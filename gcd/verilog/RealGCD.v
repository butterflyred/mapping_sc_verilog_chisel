==> flow/design.v <==
module RealGCD(
  input         clock,
  input         reset,
  output        io_in_ready,
  input         io_in_valid,
  input  [15:0] io_in_bits_a,
  input  [15:0] io_in_bits_b,
  output        io_out_valid,
  output [15:0] io_out_bits
);
  reg [15:0] a;
  reg [15:0] b;
  reg  busy;
  wire  allow_enter;
  wire  gt;
  wire [15:0] sub;
  assign allow_enter = io_in_valid & !busy;
  assign gt = a > b;
  assign sub = b - a;
  assign io_in_ready = !busy;
  assign io_out_valid = (b == 16'h0) & busy;
  assign io_out_bits = a;
  always @(posedge clock) begin
    if (reset) begin
      a <= 16'h0;
    end else begin
      if (io_out_valid) begin
        a <= 16'h0;
      end else begin
        if (busy) begin
          if (gt) begin
            a <= b;
          end else begin
            if (allow_enter) begin
              a <= io_in_bits_a;
            end
          end
        end else begin
          if (allow_enter) begin
            a <= io_in_bits_a;
          end
        end
      end
    end
    if (reset) begin
      b <= 16'h0;
    end else begin
      if (io_out_valid) begin
        b <= 16'h0;
      end else begin
        if (busy) begin
          if (gt) begin
            b <= a;
          end else begin
            b <= sub;
          end
        end else begin
          if (allow_enter) begin
            b <= io_in_bits_b;
          end
        end
      end
    end
    if (reset) begin
      busy <= 1'h0;
    end else begin
      if (io_out_valid) begin
        busy <= 1'h0;
      end else begin
        if (allow_enter) begin
          busy <= 1'h1;
        end
      end
    end
  end
endmodule
---- Tool chain data of RealGCD ----
What the tools print for RealGCD, step after step.
Lines are those of the file above, counted from 1.
Cell names lack the library's common part.
A cell with - has no value.
inputs
  top ..................................... RealGCD
  clock port .............................. clock
  library ................................. sky130hd
  corner .................................. tt_025C_1v80

---- Elaborated design ----
Source: Yosys, flattened and elaborated, memories not mapped. Widths are those after wreduce. Registers that Yosys merges into a memory's read port (data or address) are not register bits. Print and check cells do not count. Equal cells are merged and count once.
word-level totals
  register bits ........................... 33
  output and inout port bits .............. 18
  elaborated cells ........................ 17
  bits of input ports ..................... 35
operators by class
  $lt $le $gt $ge ......................... 1
  multiplexer cells ....................... 6
  add/subtract/negate cells ............... 1
  bitwise gates (word level) .............. 2
  reductions and logical operators ........ 4
operators by type and width
  kind                 number
  16-bit 2-to-1 mux    6
  16-bit subtractor    1
  16-bit > comparator  1
  16-bit zero test     1
  1-bit AND            2
  2-bit nonzero test   1
  2-bit OR reduction   1
  1-bit zero test      1

---- Logic depth ----
Yosys ltp: most cells in a row. Word level: on the elaborated netlist, between registers, memories and ports. Mapped: between sequential cells and ports; inverters and the memories' decode and read muxes count.
logic depth
  depth in word-level cells ............... 5
  ABC_AREA ................................ 1
  depth in mapped cells ................... 16
  gate-level depth less buffers ........... 15

---- Synthesis result ----
The flow's flattened synthesis, as Yosys stat reports it; memories are mapped. The netlist is that of the ABC_AREA named above (0 if unset); the other value can give another one.
Totals and module areas in this step are rounded.
mapped netlist
  mapped area ............................. 2920 um2
  mapped cells ............................ 467
  buffer cells ............................ 13
  flip-flop cells ......................... 33
cells by type
  cell      number  total area (um2)
  dfxtp_1   33      660.634
  nand2_1   118     442.925
  inv_1     92      345.331
  nand3_1   44      220.211
  ha_1      16      200.192
  mux2_2    16      180.173
  nor2_1    34      127.622
  a21oi_1   25      125.12
  o21ai_0   18      90.086
  nand3b_1  7       52.55
  o211a_1   5       50.048
  o21ai_1   10      50.048
  nand4_1   6       37.536
  nand2_2   5       31.28
  buf_4     4       30.029
  xor2_1    3       26.275
  buf_6     2       22.522
  nor2_4    2       22.522
Not listed: further types 16, cells in them 27.

---- Path before layout ----
Source: OpenSTA report_checks on the synthesized netlist (no wires, ideal clock, input and output delay 20% of the period each), path of least setup slack; recovery checks are left aside. Register names are those of the netlist, which keeps one name where synthesis merged equal registers.
timing post-synthesis
  kind .................................... flip-flop to flip-flop
  start ................................... reg b[0]
  end ..................................... reg b[1]
  stages .................................. 17
  time at the first pin ................... 0.000 ns
  delay of the path ....................... 2.014 ns
  clock period ............................ 2.29 ns
  buffers on the path ..................... 1
  setup time .............................. 0.109 ns
  data arrival time ....................... 1.905 ns
  required time ........................... 2.181 ns
  setup slack ............................. 0.276 ns
  synthesis period reached ................ 2.014 ns
"delay of the path" = arrival - input delay + setup time.
"stages" counts driving pins, that of a launching flip-flop among them; a cell with two outputs on the path counts twice.
"synthesis period reached" = period - worst setup slack (recovery checks aside). The figure is calculated, with input and output delays left at 20% of the set period.
Between the ends stands the longest chain of elaborated cells between them, by number of cells; it is not shown to be the way that was timed. Of several equally long chains one is given.
A line is the first line of the expression or statement that the cell stems from. Yosys adds cells for indexed reads and writes and turns some case tables into memories.
At most two assigning lines are given for a register; there are more.
between the ends, post-synthesis
  path through ............................ dfxtp_1 inv_1 ha_1 fa_1 inv_1 nand2_1 nand2_1 nand3_1 nand2_1 nand2_2 nand2_4 nor2_4 buf_6 nand2_1 nand3b_1 nand2_1 inv_1
  length of the longest elaborated chain .. 3
  elaborated cells between the ends (all ways) .. 7
  source lines of those cells ............. 5
ends and longest elaborated chain, post-synthesis
  item                line  source
  start: declaration  12    reg [15:0] b;
  start: assignment   53    b <= a;
  start: assignment   55    b <= sub;
  16-bit subtractor   19    assign sub = b - a;
  16-bit 2-to-1 mux   52    if (gt) begin
  16-bit 2-to-1 mux   51    if (busy) begin
  end: assignment     53
  end: assignment     55
  end: declaration    12

---- Worst path after layout ----
Path of least setup slack in the final report of job 2 (OpenROAD, finished layout, wires in). Where an end is a register, its clock arrival counts in the times.
timing after layout
  kind .................................... flip-flop to flip-flop
  start ................................... reg a[11]
  end ..................................... reg b[6]
  buffers on the path ..................... 0
  data arrival time ....................... 2.96 ns
  setup time .............................. 0.05 ns
  clock period ............................ 3.89 ns
  time at the first pin ................... 0.29 ns
  setup slack ............................. 1.16 ns
  stages .................................. 14
  required time ........................... 4.12 ns
Between the ends stands the longest chain of elaborated cells between them, by number of cells; it is not shown to be the way that was timed. Of several equally long chains one is given.
At most two assigning lines are given for a register; there are more.
between the ends, after layout
  path through ............................ dfxtp_1 inv_1 ha_1 nand2_2 inv_2 nand2_1 nand2_1 a21oi_4 nand2_4 nor2_4 nand2_1 nand3_1 nand2_1 inv_1
  length of the longest elaborated chain .. 3
  elaborated cells between the ends (all ways) .. 3
  source lines of those cells ............. 3
ends and longest elaborated chain, after layout
  item                 line  source
  start: declaration   11    reg [15:0] a;
  start: assignment    32    a <= b;
  start: assignment    35    a <= io_in_bits_a;
  16-bit > comparator  18    assign gt = a > b;
  16-bit 2-to-1 mux    52    if (gt) begin
  16-bit 2-to-1 mux    51    if (busy) begin
  end: assignment      53    b <= a;
  end: assignment      55    b <= sub;
  end: declaration     12    reg [15:0] b;

Ticket comment

Top module RealGCD; platform sky130hd; tools Yosys and OpenROAD; 2 stored runs in no particular order. Input and output delays are each 20% of the period that was set; the output load is 0.01 pF.
"clock period achieved" means the clock period less the worst setup slack. The figure is calculated, with input and output delays left at 20% of the set period.
"time used up by the worst setup path": the worst setup path's part of the clock period (all of it between registers, 20% less for each end at a port) less its slack. A launch clock that arrives late makes it longer, a capture clock that arrives late makes it shorter.
By "total design power" is meant OpenSTA's value without simulated activity: inputs other than the clock are taken to toggle once in ten clock periods, and the tool carries that through the logic.
The measured numbers are rounded.

======== job 1 ========
==> flow/run.sh <==
#!/bin/bash
# the make line also repeats the synthesis and layout settings of config.mk as NAME=value (left out here)
make -C /OpenROAD-flow-scripts/flow DESIGN_CONFIG=/design/flow/config.mk WORK_HOME=/design/flow/orfs CLKGATE_MAP_FILE= finish
==> flow/config.mk <==
export PLATFORM = sky130hd
export DESIGN_NAME = RealGCD
export DESIGN_NICKNAME = RealGCD
export VERILOG_FILES = /design/flow/design.v
export SDC_FILE = /design/flow/constraint.sdc
export NUM_CORES = 4
export LEC_CHECK = 0
export ABC_AREA = 0
export CAP_MARGIN = 20
export CORE_ASPECT_RATIO = 1.31
export CORE_MARGIN = 2
export CORE_UTILIZATION = 71
export GPL_ROUTABILITY_DRIVEN = 1
export GPL_TIMING_DRIVEN = 0
export HOLD_SLACK_MARGIN = 0.01
export MAX_ROUTING_LAYER = met4
export PLACE_DENSITY = 0.48
export SLEW_MARGIN = 20
==> flow/constraint.sdc <==
create_clock -name core_clock -period 2.02 [get_ports {clock}]
set_input_delay 0.4040 -clock core_clock [delete_from_list [all_inputs] [get_ports {clock}]]
set_output_delay 0.4040 -clock core_clock [all_outputs]
set_load 0.01 [all_outputs]

-------- job 1 --------
  not finished: clock tree synthesis ended with error DPL-0038

======== job 2 ========
==> flow/run.sh <==
#!/bin/bash
# the make line also repeats the synthesis and layout settings of config.mk as NAME=value (left out here)
make -C /OpenROAD-flow-scripts/flow DESIGN_CONFIG=/design/flow/config.mk WORK_HOME=/design/flow/orfs CLKGATE_MAP_FILE= finish
==> flow/config.mk <==
export PLATFORM = sky130hd
export DESIGN_NAME = RealGCD
export DESIGN_NICKNAME = RealGCD
export VERILOG_FILES = /design/flow/design.v
export SDC_FILE = /design/flow/constraint.sdc
export NUM_CORES = 4
export LEC_CHECK = 0
export ABC_AREA = 1
export CAP_MARGIN = 20
export CORE_ASPECT_RATIO = 0.65
export CORE_MARGIN = 2
export CORE_UTILIZATION = 69
export CTS_CLUSTER_DIAMETER = 178
export GPL_TIMING_DRIVEN = 1
export PLACE_DENSITY_LB_ADDON = 0.03
export SLEW_MARGIN = 20
==> flow/constraint.sdc <==
create_clock -name core_clock -period 3.89 [get_ports {clock}]
set_input_delay 0.7780 -clock core_clock [delete_from_list [all_inputs] [get_ports {clock}]]
set_output_delay 0.7780 -clock core_clock [all_outputs]
set_load 0.01 [all_outputs]

-------- measured, job 2 --------
  post-route setup TNS .................... 0.000 ns
  clock period achieved ................... 2.727 ns
  time used up by the worst setup path .... 2.73 ns
  class of the worst setup path ........... flip-flop to flip-flop
  worst hold slack ........................ 0.513 ns
  utilization ............................. 0.849
  area inside the die boundary ............ 4780 um2
  total design power ...................... 2580 µW
  synthesis area .......................... 2920 um2
  worst setup slack after layout .......... 1.16 ns
  standard-cell area of the final layout .. 3510 um2
